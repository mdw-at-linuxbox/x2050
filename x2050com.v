==> flow/design.v <==
`default_nettype   none
module x2050com (i_clk, i_reset,
	i_ros_advance,
	i_io_mode,
	i_wm,
	i_l_reg,
	i_buffer_out_bus,
	i_firstcycle,
	i_routine_recd,
	i_routine_requesting,
	i_reset_c1,
	i_reply_latch_pulse,
	o_wcc,
	o_ch_select,
	o_start_io,
	o_halt_io,
	o_test_io,
	o_test_channel,
	o_foul,
	o_timeout,
	o_timeout_check,
	o_int_test_io,
	o_set_buffer_13,
	o_set_buffer_2,
	o_com_buffer1,	 
	o_com_buffer2,
	o_com_buffer3);	 
	input wire i_clk;
	input wire i_reset;
	input wire i_ros_advance;
	input wire i_io_mode;
	input wire [3:0] i_wm;
	input wire [31:0] i_l_reg;
	input wire [8:0] i_buffer_out_bus;
	input wire i_firstcycle;
	input wire i_routine_recd;
	input wire [3:0] i_routine_requesting;
	input wire i_reset_c1;
	input wire i_reply_latch_pulse;
	output wire o_wcc;
	output reg [2:0] o_ch_select;
	output wire o_start_io;
	output wire o_halt_io;
	output wire o_test_io;
	output wire o_test_channel;
	output wire o_foul;
	output wire o_timeout;
	output wire o_timeout_check;
	output wire o_int_test_io;
	output wire o_set_buffer_13;
	output wire o_set_buffer_2;
	output reg [3:0] o_com_buffer1;
	output reg [3:0] o_com_buffer2;
	output reg [3:0] o_com_buffer3;
	reg [7:0] current_command;
	wire wcc_gated;
	wire io_instruction;
	wire register_d;	 
	assign o_wcc = i_ros_advance & ~i_io_mode & (i_wm == 4'd7);
	assign wcc_gated = ~io_instruction & o_wcc;
	wire reset_foul = i_reset_c1 | i_reply_latch_pulse;
	wire load_command_latch = wcc_gated | i_reset_c1 | i_reply_latch_pulse;
	assign register_d = wcc_gated;
	always @(posedge i_clk) if (i_reset) begin
		o_ch_select <= 0;
	end else begin
		if (load_command_latch)
			o_ch_select <= i_l_reg[31-21:31-23]
				& {3{wcc_gated}};
	end
	always @(posedge i_clk) if (i_reset) begin
		current_command <= 0;
	end else begin
		if (wcc_gated) begin
			current_command[7-0:7-3] = i_buffer_out_bus[7-0:7-3];
			current_command[7-7] = i_buffer_out_bus[7-7];
		end
		if (register_d) begin
			current_command[7-1] = i_buffer_out_bus[7-1];
			current_command[7-2] = i_buffer_out_bus[7-2];
		end
	end
	assign o_start_io = current_command[7-7];
	assign o_halt_io = current_command[7-6];
	assign o_test_io = current_command[7-5];
	assign o_test_channel = current_command[7-4];
	assign o_foul = current_command[7-3];
	assign o_timeout = current_command[7-2];
	assign o_timeout_check = current_command[7-1];
	assign o_int_test_io = current_command[7-0];
	assign o_set_buffer_13 = i_routine_recd & i_ros_advance;
	assign o_set_buffer_2 = i_firstcycle & i_ros_advance;
	always @(posedge i_clk) if (i_reset) begin
		o_com_buffer1 <= 0;
		o_com_buffer2 <= 0;
		o_com_buffer3 <= 0;
	end
	else begin
		if (o_set_buffer_13) begin
			o_com_buffer1 <= i_routine_requesting;
			o_com_buffer3 <= o_com_buffer2;
		end
		if (o_set_buffer_2) begin
			o_com_buffer2 <= o_com_buffer1;
		end
	end
endmodule
======== Tool chain data of x2050com ========
What the tools print for x2050com, step after step.
Lines are those of the file above, counted from 1.
Cell names lack the library's common part.
A cell with n/a has no value.
design
  top ..................................... x2050com
  clock port .............................. i_clk
  cell library ............................ sky130hd
  corner .................................. tt_025C_1v80

======== Elaborated design ========
Source: Yosys, flattened and elaborated, memories not mapped. Widths are those after wreduce. Registers that Yosys merges into a memory's read port (data or address) are not register bits. Print and check cells do not count. Equal cells are merged and count once.
operators by class
  equality and inequality tests ........... 1
  multiplexer cells ....................... 2
  bitwise gates (word level) .............. 10
operators with widths
  kind                                          number
  AND 1 bit                                     5
  equality test 4 x 3 -> 1 bit with constant B  1
  AND 3 bit                                     1
  OR 1 bit                                      2
  inverter 1 bit                                2
  two-way mux 1 bit                             2
bit counts
  flip-flop bits (word level) ............. 20
  input bits .............................. 57
  output and inout bits ................... 26
  word-level cells ........................ 21

======== Depth ========
Yosys ltp: most cells in a row. Word level: on the elaborated netlist, between registers, memories and ports. Mapped: between sequential cells and ports; inverters and the memories' decode and read muxes count.
depth
  word-level depth ........................ 6
  ABC_AREA ................................ 0
  mapped depth ............................ 3
  depth with buffers taken out ............ 2

======== Mapped cells and area ========
Source: synth_stat.txt of the flow (Yosys; design flattened, memories mapped). It holds for the ABC_AREA given above (unset counts as 0); a run with the other value may have another netlist.
The area totals of this step are shown rounded.
synthesis totals
  cells in the netlist .................... 59
  synthesis area .......................... 592 µm²
  sequential area ......................... 240 µm²
  flip-flop cells ......................... 12
  buffers ................................. 14
cell types
  cell      number  total area (µm²)
  dfxtp_1   12      240.23
  buf_4     11      82.579
  mux2i_1   8       80.077
  nand2b_1  12      75.072
  nand4b_1  5       43.792
  buf_6     2       22.522
  o21ai_1   4       20.019
  and2_1    2       12.512
  nor3b_1   1       7.507
  clkbuf_1  1       3.754
  conb_1    1       3.754

======== Worst setup path after synthesis ========
Path of least setup slack by OpenSTA after synthesis, without wires, with an ideal clock, recovery checks aside; 20% of the period is set as input and as output delay. Where synthesis merged equal registers, the netlist keeps one of their names.
timing post-synthesis
  path kind ............................... input port to output port
  from .................................... input i_wm[3]
  to ...................................... output o_wcc
  clock period ............................ 1140 ps
  external input delay .................... 228 ps
  external output delay ................... 228 ps
  launch time at the first pin ............ 228 ps
  arrival ................................. 699 ps
  required time ........................... 912 ps
  path slack .............................. 213 ps
  path delay .............................. 471 ps
  stages on the path ...................... 2
  path buffers ............................ 0
  synthesis period reached ................ 927 ps
"path delay" = arrival - input delay + setup time.
A path that ends at an output port has no setup time.
"stages on the path" counts driving pins, that of a launching flip-flop among them; a cell with two outputs on the path counts twice.
"synthesis period reached" = period - worst setup slack (recovery checks aside). The figure is calculated, with input and output delays left at 20% of the set period.
Between the ends stands the longest chain of elaborated cells between them, by number of cells; it is not shown to be the way that was timed. Of several equally long chains one is given.
Each line given opens the expression or statement behind the cell; cells for indexed reads and writes are added by Yosys, which also makes memories of some case tables.
on the way, post-synthesis
  cells stage by stage .................... nand4b_1 -> nor3b_1
  length of the longest elaborated chain .. 2
  elaborated cells on any way between the ends .. 2
  source lines of those cells ............. 1
  those cells by class .................... eq/ne (1); logic (1)
RTL lines, path post-synthesis
  item                          RTL line  RTL
  from (decl)                   32        input wire [3:0] i_wm;
  equality test 4 x 3 -> 1 bit  59        assign o_wcc = i_ros_advance & ~i_io_mode & (i_wm == 4'd7);
  AND 1 bit                     59
  to (decl)                     40        output wire o_wcc;

======== Worst path after layout ========
Path of least setup slack in the final report of run 1 (OpenROAD, finished layout, wires in). Where an end is a register, its clock arrival counts in the times.
The report prints the path's times to 10 ps; the period is as set.
timing after layout
  path kind ............................... input port to output port
  from .................................... input i_wm[3]
  to ...................................... output o_wcc
  clock period ............................ 883 ps
  external input delay .................... 180 ps
  external output delay ................... 180 ps
  launch time at the first pin ............ 180 ps
  arrival ................................. 730 ps
  required time ........................... 710 ps
  path slack .............................. -20 ps
  stages on the path ...................... 4
  path buffers ............................ 2
Between the ends stands the longest chain of elaborated cells between them, by number of cells; it is not shown to be the way that was timed. Of several equally long chains one is given.
on the way, after layout
  cells stage by stage .................... buf_6 -> nand4b_1 -> nor3b_2 -> buf_2
  length of the longest elaborated chain .. 2
  elaborated cells on any way between the ends .. 2
  source lines of those cells ............. 1
  those cells by class .................... eq/ne (1); logic (1)
RTL lines, path after layout
  item                          RTL line  RTL
  from (decl)                   32        input wire [3:0] i_wm;
  equality test 4 x 3 -> 1 bit  59        assign o_wcc = i_ros_advance & ~i_io_mode & (i_wm == 4'd7);
  AND 1 bit                     59
  to (decl)                     40        output wire o_wcc;

Lab notebook: x2050com

2 stored runs of x2050com in the flow (synthesis by Yosys, layout by OpenROAD, sky130hd cells), in arbitrary order. Constraints: input delay and output delay 20% of the set period each, output load 0.01 pF.
By "clock period achieved" is meant the clock period of the run minus its worst setup slack. This is arithmetic on one report: input and output delays are still those of the set period (20% each).
"worst setup path time" means the part of the period allowed to the worst setup path (the constraints hold back 20% at inputs and 20% at outputs) less its slack; where the path has registers, the arrival times of their clocks count too.
By "power consumption" is meant OpenSTA's value without simulated activity: inputs other than the clock are taken to toggle once in ten clock periods, and the tool carries that through the logic.
"worst setup path time" is given in steps of 10 ps.
Results are given in rounded form.

======== run 1 ========
==> flow/run.sh <==
#!/bin/bash
# the make line also repeats the synthesis and layout settings of config.mk as NAME=value (left out here)
make -C /OpenROAD-flow-scripts/flow DESIGN_CONFIG=/design/flow/config.mk WORK_HOME=/design/flow/orfs CLKGATE_MAP_FILE= finish
==> flow/config.mk <==
export PLATFORM = sky130hd
export DESIGN_NAME = x2050com
export DESIGN_NICKNAME = x2050com
export VERILOG_FILES = /design/flow/design.v
export SDC_FILE = /design/flow/constraint.sdc
export NUM_CORES = 4
export LEC_CHECK = 0
export CAP_MARGIN = 20
export CORE_MARGIN = 2
export CORE_UTILIZATION = 40
export SETUP_SLACK_MARGIN = 0.17
export SLEW_MARGIN = 20
==> flow/constraint.sdc <==
create_clock -name core_clock -period 0.883 [get_ports {i_clk}]
set_input_delay 0.1766 -clock core_clock [delete_from_list [all_inputs] [get_ports {i_clk}]]
set_output_delay 0.1766 -clock core_clock [all_outputs]
set_load 0.01 [all_outputs]

-------- measured, run 1 --------
  worst hold slack in the final report .... 191 ps
  final design utilization ................ 76.7%
  die area ................................ 1800 µm²
  standard-cell area after layout ......... 1020 µm²
  lowest setup slack ...................... -22 ps
  setup TNS ............................... -41 ps
  power consumption ....................... 1.10 mW
  worst setup path time ................... 550 ps
  type of the worst setup path ............ input port to output port
  clock period achieved ................... 905 ps
  area of the synthesized netlist ......... 592 µm²

======== run 2 ========
==> flow/run.sh <==
#!/bin/bash
# the make line also repeats the synthesis and layout settings of config.mk as NAME=value (left out here)
make -C /OpenROAD-flow-scripts/flow DESIGN_CONFIG=/design/flow/config.mk WORK_HOME=/design/flow/orfs CLKGATE_MAP_FILE= finish
==> flow/config.mk <==
export PLATFORM = sky130hd
export DESIGN_NAME = x2050com
export DESIGN_NICKNAME = x2050com
export VERILOG_FILES = /design/flow/design.v
export SDC_FILE = /design/flow/constraint.sdc
export NUM_CORES = 4
export LEC_CHECK = 0
export CAP_MARGIN = 20
export CORE_MARGIN = 7
export CORE_UTILIZATION = 17
export CTS_CLUSTER_DIAMETER = 210
export GPL_ROUTABILITY_DRIVEN = 1
export PLACE_DENSITY_LB_ADDON = 0.12
export SLEW_MARGIN = 20
==> flow/constraint.sdc <==
create_clock -name core_clock -period 0.743 [get_ports {i_clk}]
set_input_delay 0.1486 -clock core_clock [delete_from_list [all_inputs] [get_ports {i_clk}]]
set_output_delay 0.1486 -clock core_clock [all_outputs]
set_load 0.01 [all_outputs]

-------- measured, run 2 --------
  worst hold slack in the final report .... 270 ps
  final design utilization ................ 30.1%
  die area ................................ 5330 µm²
  standard-cell area after layout ......... 1010 µm²
  lowest setup slack ...................... -114 ps
  setup TNS ............................... -1420 ps
  power consumption ....................... 1.33 mW
  worst setup path time ................... 560 ps
  type of the worst setup path ............ input port to output port
  clock period achieved ................... 857 ps
  area of the synthesized netlist ......... 592 µm²
